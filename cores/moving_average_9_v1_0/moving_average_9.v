==> flow/design.v <==
`timescale 1 ns / 1 ps
module moving_average_9 #
(
  parameter integer DATA_WIDTH = 16
)
(
  input  wire clk,
  input wire  ce,
  input  wire signed [DATA_WIDTH-1:0]  din,
  output wire signed [DATA_WIDTH-1:0]  dout
);
  reg signed [DATA_WIDTH-1:0] din1;
  reg signed [DATA_WIDTH-1:0] din2;
  reg signed [DATA_WIDTH+1-1:0] s2;
  reg signed [DATA_WIDTH+1-1:0] s3;
  reg signed [DATA_WIDTH+1-1:0] s4;
  reg signed [DATA_WIDTH+2-1:0] ss5;
  reg signed [DATA_WIDTH+2-1:0] ss6;
  reg signed [DATA_WIDTH+2-1:0] ss7;
  reg signed [DATA_WIDTH+2-1:0] ss8;
  reg signed [DATA_WIDTH+2-1:0] ss9;
  reg signed [DATA_WIDTH+3-1:0] ss10;
  reg signed [DATA_WIDTH+3-1:0] ss11;
  always @(posedge clk) begin
    if ( ce ) begin
	    din1 <= din;
	    din2 <= din1;
	    s2 <= din1+din;
	    s3 <= s2;
	    s4 <= s3;
	    ss5 <= s4 + s2+1;
	    ss6 <= ss5;
	    ss7 <= ss6;
	    ss8 <= ss7;
	    ss9 <= ss8;
	    ss10 <= ss9+ss5+1;
	    ss11 <= ss10+din2+1;
    end
  end
  assign dout = ss11[DATA_WIDTH+3-1:3];
endmodule
Reports on moving_average_9 --
Tool output for the design above, in the order of the flow. Line numbers count from 1 in the design file above. Operators carry their Yosys type and port widths (W data, S select, Z words). Library cell names are shortened. A cell with -- has no value.
Inputs: top module moving_average_9, clock input clk, cell library sky130hd, corner tt_025C_1v80

Word-level counts --
Yosys after proc, flatten, opt, wreduce and memory -nomap, before mapping. Enables and synchronous resets that opt folds into registers are not counted as muxes. Memory bits, and registers merged into a memory's read port (data or address), are not among the register bits. Print and check cells are not counted. Equal cells are merged and count once.
Word-level totals: cells after elaboration 19, register bits 211, output and inout bits 16
Cells by class: $add $sub $neg 7
Operator list (number):
- $add A19 B2 Y19 const B | 2
- $add A18 B18 Y19 | 1
- $add A19 B16 Y19 | 1
- $add A17 B17 Y18 | 1
- $add A18 B2 Y18 const B | 1
- $add A16 B16 Y17 | 1

Logic depth --
Longest topological path by Yosys (ltp), each cell counted once; first at word level (registers and memories cut), then after technology mapping (sequential cells cut; the memories' decode and read muxes count).
Depth: depth after elaboration 2, ABC_AREA 0, depth in mapped cells 9, mapped depth without buffers 9

Synthesis result --
Source: synth_stat.txt of the flow (Yosys; design flattened, memories mapped). It holds for the ABC_AREA given above (unset counts as 0); a run with the other value may have another netlist. The area totals of this step are shown rounded.
Mapped netlist: standard cells after synthesis 623, buffer cells 2, synthesis area 9290 um^2, flip-flop cells 208
Cell types:
- edfxtp_1 | number 208, area in all 6245.99 um^2
- ha_1 | number 68, area in all 850.816 um^2
- xnor2_1 | number 37, area in all 324.061 um^2
- a21oi_1 | number 46, area in all 230.221 um^2
- nor2_1 | number 44, area in all 165.158 um^2
- a21o_1 | number 19, area in all 142.637 um^2
- xor2_1 | number 14, area in all 122.618 um^2
- o21a_1 | number 12, area in all 90.086 um^2
- nand2_1 | number 23, area in all 86.333 um^2
- o21ai_0 | number 17, area in all 85.082 um^2
- inv_1 | number 22, area in all 82.579 um^2
- fa_1 | number 3, area in all 60.058 um^2
- nand3_1 | number 11, area in all 55.053 um^2
- o21bai_1 | number 6, area in all 45.043 um^2
- a31oi_1 | number 7, area in all 43.792 um^2
- nor2b_1 | number 7, area in all 43.792 um^2
- nor3_1 | number 8, area in all 40.038 um^2
- nand4_1 | number 6, area in all 37.536 um^2
Other cell types: 36; their cells: 65.

Path before layout --
OpenSTA on the mapped netlist: ideal clock, no wires. The path of least setup slack (recovery checks aside). Input and output delay are each 20% of the period. Register names are those of the netlist, which keeps one name where synthesis merged equal registers.
Path after synthesis: path type input -> register, start point input port din[0], end point register s2[14], slack 0.821 ns, stages 8, setup time 0.259 ns, required time 3.391 ns, path buffers 0, launch time at the first pin 0.730 ns, delay of the path 2.099 ns, arrival 2.570 ns, clock period 3.65 ns, synthesis period reached 2.829 ns
"delay of the path" = arrival - input delay + setup time. "stages" counts driving pins, that of a launching flip-flop among them; a cell with two outputs on the path counts twice. "synthesis period reached" is the clock period less the worst setup slack; recovery checks do not enter. This is arithmetic on one report: input and output delays are still those of the set period (20% each). The rows between start and end are the longest chain of elaborated cells between them; the timing report does not say that the signal goes this way. Where chains are equally long, one stands for them. A line is the first line of the expression or statement that the cell stems from. Yosys adds cells for indexed reads and writes and turns some case tables into memories.
Between the ends, after synthesis: path through ha_1 -> fa_1 -> a21o_1 -> a21o_1 -> a2111oi_4 -> nor2_2 -> a41o_1 -> xor2_1, cells in the longest elaborated chain 1
Ends and longest elaborated chain, after synthesis:
- start: declaration | RTL line 9 | input  wire signed [DATA_WIDTH-1:0]  din,
- $add A16 B16 Y17 | RTL line 28 | s2 <= din1+din;
- end: assignment | RTL line 28
- end: declaration | RTL line 14 | reg signed [DATA_WIDTH+1-1:0] s2;

Worst path after layout --
Path of least setup slack in the final report of flow run 1 (OpenROAD, finished layout, wires in). Where an end is a register, its clock arrival counts in the times.
Path post-layout: path type input -> register, start point input port din[0], end point register s2[14], launch time at the first pin 0.85 ns, arrival 3.46 ns, clock period 4.24 ns, required time 4.49 ns, path buffers 1, slack 1.04 ns, setup time 0.25 ns, stages 9
The rows between start and end are the longest chain of elaborated cells between them; the timing report does not say that the signal goes this way. Where chains are equally long, one stands for them.
Between the ends, post-layout: path through clkdlybuf4s50_1 -> ha_1 -> fa_1 -> a21o_1 -> a21o_1 -> a2111oi_4 -> nor2_2 -> a41o_1 -> xor2_1, cells in the longest elaborated chain 1
Ends and longest elaborated chain, post-layout:
- start: declaration | RTL line 9 | input  wire signed [DATA_WIDTH-1:0]  din,
- $add A16 B16 Y17 | RTL line 28 | s2 <= din1+din;
- end: assignment | RTL line 28
- end: declaration | RTL line 14 | reg signed [DATA_WIDTH+1-1:0] s2;

Appendix: measured runs

Record of 2 stored runs of the RTL-to-layout flow on moving_average_9, platform sky130hd. The runs are unordered. Constraints: input delay and output delay 20% of the set period each, output load 0.01 pF.
"achieved clock period" = clock period - worst setup slack. The figure is calculated, with input and output delays left at 20% of the set period.
"allowed time less slack (worst setup path)" means the part of the period allowed to the worst setup path (the constraints hold back 20% at inputs and 20% at outputs) less its slack; where the path has registers, the arrival times of their clocks count too.
By "power consumption" is meant OpenSTA's value without simulated activity: inputs other than the clock are taken to toggle once in ten clock periods, and the tool carries that through the logic.
Results are given in rounded form.

[flow run 1] flow files
==> flow/run.sh <==
#!/bin/bash
# the make line also repeats the synthesis and layout settings of config.mk as NAME=value (left out here)
make -C /OpenROAD-flow-scripts/flow DESIGN_CONFIG=/design/flow/config.mk WORK_HOME=/design/flow/orfs CLKGATE_MAP_FILE= finish
==> flow/config.mk <==
export PLATFORM = sky130hd
export DESIGN_NAME = moving_average_9
export DESIGN_NICKNAME = moving_average_9
export VERILOG_FILES = /design/flow/design.v
export SDC_FILE = /design/flow/constraint.sdc
export NUM_CORES = 4
export LEC_CHECK = 0
export CAP_MARGIN = 20
export CELL_PAD_IN_SITES_DETAIL_PLACEMENT = 2
export CELL_PAD_IN_SITES_GLOBAL_PLACEMENT = 3
export CORE_ASPECT_RATIO = 0.84
export CORE_MARGIN = 2
export CORE_UTILIZATION = 44
export CTS_CLUSTER_SIZE = 99
export HOLD_SLACK_MARGIN = 0.21
export MAX_ROUTING_LAYER = met4
export MIN_ROUTING_LAYER = met1
export PLACE_DENSITY_LB_ADDON = 0.26
export SLEW_MARGIN = 20
export TNS_END_PERCENT = 80
==> flow/constraint.sdc <==
create_clock -name core_clock -period 4.24 [get_ports {clk}]
set_input_delay 0.8480 -clock core_clock [delete_from_list [all_inputs] [get_ports {clk}]]
set_output_delay 0.8480 -clock core_clock [all_outputs]
set_load 0.01 [all_outputs]

[flow run 1] result: power consumption 6,860 µW; lowest hold slack 0.418 ns; standard-cell area of the final layout 10,800 um^2; setup slack of the critical path 1.04 ns; overall die area 22,300 um^2; cell area after synthesis 9,290 um^2; utilization in the final report 0.523; achieved clock period 3.201 ns; allowed time less slack (worst setup path) 2.35 ns; worst path kind input -> register; total negative setup slack 0.000 ns

[flow run 2] flow files
==> flow/run.sh <==
#!/bin/bash
# the make line also repeats the synthesis and layout settings of config.mk as NAME=value (left out here)
make -C /OpenROAD-flow-scripts/flow DESIGN_CONFIG=/design/flow/config.mk WORK_HOME=/design/flow/orfs CLKGATE_MAP_FILE= finish
==> flow/config.mk <==
export PLATFORM = sky130hd
export DESIGN_NAME = moving_average_9
export DESIGN_NICKNAME = moving_average_9
export VERILOG_FILES = /design/flow/design.v
export SDC_FILE = /design/flow/constraint.sdc
export NUM_CORES = 4
export LEC_CHECK = 0
export CAP_MARGIN = 20
export CORE_MARGIN = 2
export CORE_UTILIZATION = 40
export SLEW_MARGIN = 20
==> flow/constraint.sdc <==
create_clock -name core_clock -period 5.76 [get_ports {clk}]
set_input_delay 1.1520 -clock core_clock [delete_from_list [all_inputs] [get_ports {clk}]]
set_output_delay 1.1520 -clock core_clock [all_outputs]
set_load 0.01 [all_outputs]

[flow run 2] result: power consumption 4,690 µW; lowest hold slack 0.413 ns; standard-cell area of the final layout 10,700 um^2; setup slack of the critical path 2.35 ns; overall die area 24,500 um^2; cell area after synthesis 9,290 um^2; utilization in the final report 0.472; achieved clock period 3.406 ns; allowed time less slack (worst setup path) 2.25 ns; worst path kind input -> register; total negative setup slack 0.000 ns
