==> flow/design.v <==
`timescale 1 ns / 1 ps
module iq_4sum #
(
  parameter integer DATA_WIDTH = 16
)
(
  input  wire clk,
  input wire  ce,
  input wire strobe_in,
  input  wire signed [DATA_WIDTH-1:0]  I_in,
  input  wire signed [DATA_WIDTH-1:0]  Q_in,
  output wire signed [DATA_WIDTH-1:0]  I4sum,
  output wire signed [DATA_WIDTH-1:0]  Q4sum,
  output reg strobe_out
);
  reg signed [DATA_WIDTH-1:0] Iin1;
  reg signed [DATA_WIDTH+1-1:0] Iss1;
  reg signed [DATA_WIDTH+1-1:0] Idss1;
  reg signed [DATA_WIDTH+1-1:0] Iddss1;
  reg signed [DATA_WIDTH+2-1:0] Idout;
  reg signed [DATA_WIDTH-1:0] Qin1;
  reg signed [DATA_WIDTH+1-1:0] Qss1;
  reg signed [DATA_WIDTH+1-1:0] Qdss1;
  reg signed [DATA_WIDTH+1-1:0] Qddss1;
  reg signed [DATA_WIDTH+2-1:0] Qdout;
  reg strobe1;
  reg strobe2;
  always @(posedge clk) begin
    strobe1 <= strobe_in;
    strobe2 <= strobe1;
    strobe_out <= strobe2;
    if ( ce & (strobe_in==1) ) begin
	    Iin1 <= I_in;
	    Iss1 <= I_in + Iin1+1;
	    Idss1 <= Iss1;
	    Iddss1 <= Idss1;
	    Idout <= Iddss1+Iss1+1;
	    Qin1 <= Q_in;
	    Qss1 <= Q_in + Qin1+1;
	    Qdss1 <= Qss1;
	    Qddss1 <= Qdss1;
	    Qdout <= Qddss1+Qss1+1;
    end
  end
  assign I4sum = Idout[DATA_WIDTH+2-1:2];
  assign Q4sum = Qdout[DATA_WIDTH+2-1:2];
endmodule
Step by step through the tools: iq_4sum

The steps from the RTL of iq_4sum to its reports follow in flow order.
Lines are those of the file above, counted from 1.
Cell names lack the library's common part.
Not given: n/a

Top module: iq_4sum
Clock: clk
Standard-cell library: sky130hd
Timing corner: tt_025C_1v80

Word level

Source: Yosys, flattened and elaborated, memories not mapped. Widths are those after wreduce; folded enables and synchronous resets count as part of the registers. Registers that Yosys merges into a memory's read port (data or address) are not register bits. Print and check cells do not count. Equal cells are merged and count once.

Add/subtract/negate cells: 8
Bitwise gates (word level): 1

Operators with widths:

| operator                                                         | count |
| 17-bit by 17-bit adder with 18-bit output                        | 2 |
| 18-bit by 2-bit adder with 18-bit output (second input constant) | 2 |
| 16-bit by 16-bit adder with 17-bit output                        | 2 |
| 17-bit by 2-bit adder with 17-bit output (second input constant) | 2 |
| 1-bit bitwise AND                                                | 1 |

Flip-flop bits (word level): 173
Word-level cells: 22

Depth

Depth = most cells in a row (Yosys ltp): at word level without a register or memory, in the mapped netlist without a sequential cell, where the memories' decode and read muxes count.

Word-level depth: 2
ABC_AREA: 0
Gate-level depth with buffers: 10

Mapped cells and area

Yosys stat after the flow's synthesis: flattened, memories mapped to cells. It holds for the ABC_AREA given above (unset counts as 0); a run with the other value may have another netlist.

Cells by type:

| type     | count | total area (µm²) |
| edfxtp_1 | 166   | 4.98E+03 |
| ha_1     | 64    | 800.768 |
| xnor2_1  | 27    | 236.477 |
| a21oi_1  | 40    | 200.192 |
| a21o_1   | 24    | 180.173 |
| xor2_1   | 17    | 148.893 |
| nor2_1   | 36    | 135.13 |
| inv_1    | 27    | 101.347 |
| nand2_1  | 24    | 90.086 |
| o21ai_0  | 13    | 65.062 |
| o21ai_1  | 13    | 65.062 |
| dfxtp_1  | 3     | 60.058 |
| nand3_1  | 12    | 60.058 |
| nor3_1   | 11    | 55.053 |
| nor2b_1  | 8     | 50.048 |
| o21a_1   | 6     | 45.043 |
| fa_1     | 2     | 40.038 |
| o41ai_2  | 2     | 32.531 |

Not listed: further types 48, cells in them 82.

Mapped cells: 577
Synthesis area: 8052.7 µm²
Sequential part of the area: 5044.8 µm²
Flip-flops: 169
Buffers: 7

Timing after synthesis

OpenSTA on the mapped netlist: ideal clock, no wires. The path of least setup slack (recovery checks aside). Input and output delay are each 20% of the period. Register names are those of the netlist, which keeps one name where synthesis merged equal registers.

Path kind: input-to-reg
Start point: input port strobe_in
End point: register Iddss1[0]
Period: 8290 ps
External input delay: 1658 ps
Launch time at the first pin: 1658 ps
Data arrival time: 5438 ps
Required time: 7745 ps
Setup slack: 2307 ps
Path delay: 4325 ps
Driving pins on the path: 1
Synthesis period reached: 5983 ps

"path delay" = arrival - input delay + setup time.
"driving pins on the path" counts driving pins, that of a launching flip-flop among them; a cell with two outputs on the path counts twice.
"synthesis period reached" is the clock period less the worst setup slack; recovery checks do not enter. This is arithmetic on one report: input and output delays are still those of the set period (20% each).
The rows between start and end are the longest chain of elaborated cells between them; the timing report does not say that the signal goes this way. Where chains are equally long, one stands for them.
Each line given opens the expression or statement behind the cell; cells for indexed reads and writes are added by Yosys, which also makes memories of some case tables.

Cells stage by stage: and2_1
Length of the longest elaborated chain: 1
Elaborated cells on any way between the ends: 1
Those cells by class: logic (1)

RTL lines, path after synthesis:

| element           | line | text |
| start, declared   | 9    | `input wire strobe_in,` |
| 1-bit bitwise AND | 32   | `if ( ce & (strobe_in==1) ) begin` |
| end, assigned     | 36   | `Iddss1 <= Idss1;` |
| end, declared     | 19   | `reg signed [DATA_WIDTH+1-1:0] Iddss1;` |

Path in the finished layout

From the final timing report of run B: the path of least setup slack in the routed layout; clock arrival at registers is part of the times.
The path's times are printed in steps of 10 ps; the period is the one set.

Path kind: input-to-reg
Start point: input port I_in[0]
End point: register Iss1[12]
Period: 8470 ps
External input delay: 1690 ps
Launch time at the first pin: 1690 ps
Data arrival time: 4400 ps
Required time: 8640 ps
Setup slack: 4240 ps
Driving pins on the path: 11

The rows between start and end are the longest chain of elaborated cells between them; the timing report does not say that the signal goes this way. Where chains are equally long, one stands for them.

Cells stage by stage: clkdlybuf4s50_1 > inv_1 > ha_1 > inv_1 > fa_1 > a21oi_1 > o21ai_1 > a2111oi_2 > nor3_1 > a41oi_1 > xnor2_1
Length of the longest elaborated chain: 2
Elaborated cells on any way between the ends: 2
Those cells by class: add/sub (2)

RTL lines, path after layout:

| element                                   | line | text |
| start, declared                           | 10   | `input  wire signed [DATA_WIDTH-1:0]  I_in,` |
| 16-bit by 16-bit adder with 17-bit output | 34   | `Iss1 <= I_in + Iin1+1;` |
| 17-bit by 2-bit adder with 17-bit output  | 34   |  |
| end, assigned                             | 34   |  |
| end, declared                             | 17   | `reg signed [DATA_WIDTH+1-1:0] Iss1;` |

==> results <==
2 stored runs of iq_4sum in the flow (synthesis by Yosys, layout by OpenROAD, sky130hd cells), in arbitrary order. Constraints: input delay and output delay 20% of the set period each, output load 0.01 pF.
"reached clock period" means the clock period less the worst setup slack. The figure is calculated, with input and output delays left at 20% of the set period.
"worst path time" = time allowed to the worst setup path (clock period - input delay - output delay, where it has them) - its slack; a late launch clock adds to it, a late capture clock takes from it.
By "total power after layout" is meant OpenSTA's value without simulated activity: inputs other than the clock are taken to toggle once in ten clock periods, and the tool carries that through the logic.
"worst path time" is given in steps of 10 ps.
A setting shown as -- is not set for that run.
Results: -- = not shown.

| name                                         | run A | run B        |
| period_ns                                    | 8.11  | 8.47         |
| CORE_UTILIZATION                             | 59    | 40           |
| SETUP_SLACK_MARGIN                           | -0.01 | -0.02        |
| PLACE_DENSITY_LB_ADDON                       | 0.25  | --           |
| CORE_ASPECT_RATIO                            | 0.63  | 1.97         |
| CELL_PAD_IN_SITES_DETAIL_PLACEMENT           | 2     | 2            |
| GPL_TIMING_DRIVEN                            | 0     | --           |
| CTS_CLUSTER_DIAMETER                         | 387   | --           |
| SLEW_MARGIN                                  | 20    | 20           |
| MIN_ROUTING_LAYER                            | met1  | --           |
| CAP_MARGIN                                   | 20    | 20           |
| CORE_MARGIN                                  | 2     | 7            |
| PLACE_DENSITY                                | --    | 0.53         |
| TNS_END_PERCENT                              | --    | 5            |
| utilization of the finished layout (%)       | --    | 48.8         |
| total power after layout (µW)                | --    | 2144         |
| smallest setup slack (ps)                    | --    | 4240         |
| standard-cell area of the final layout (µm²) | --    | 9576.7       |
| area inside the die boundary (µm²)           | --    | 24530.9      |
| chip area after synthesis (Yosys) (µm²)      | --    | 8052.7       |
| worst path time (ps)                         | --    | 2540         |
| type of the worst setup path                 | --    | input-to-reg |
| reached clock period (ps)                    | --    | 4230         |

Run A: no results, placement failed with DPL-0033
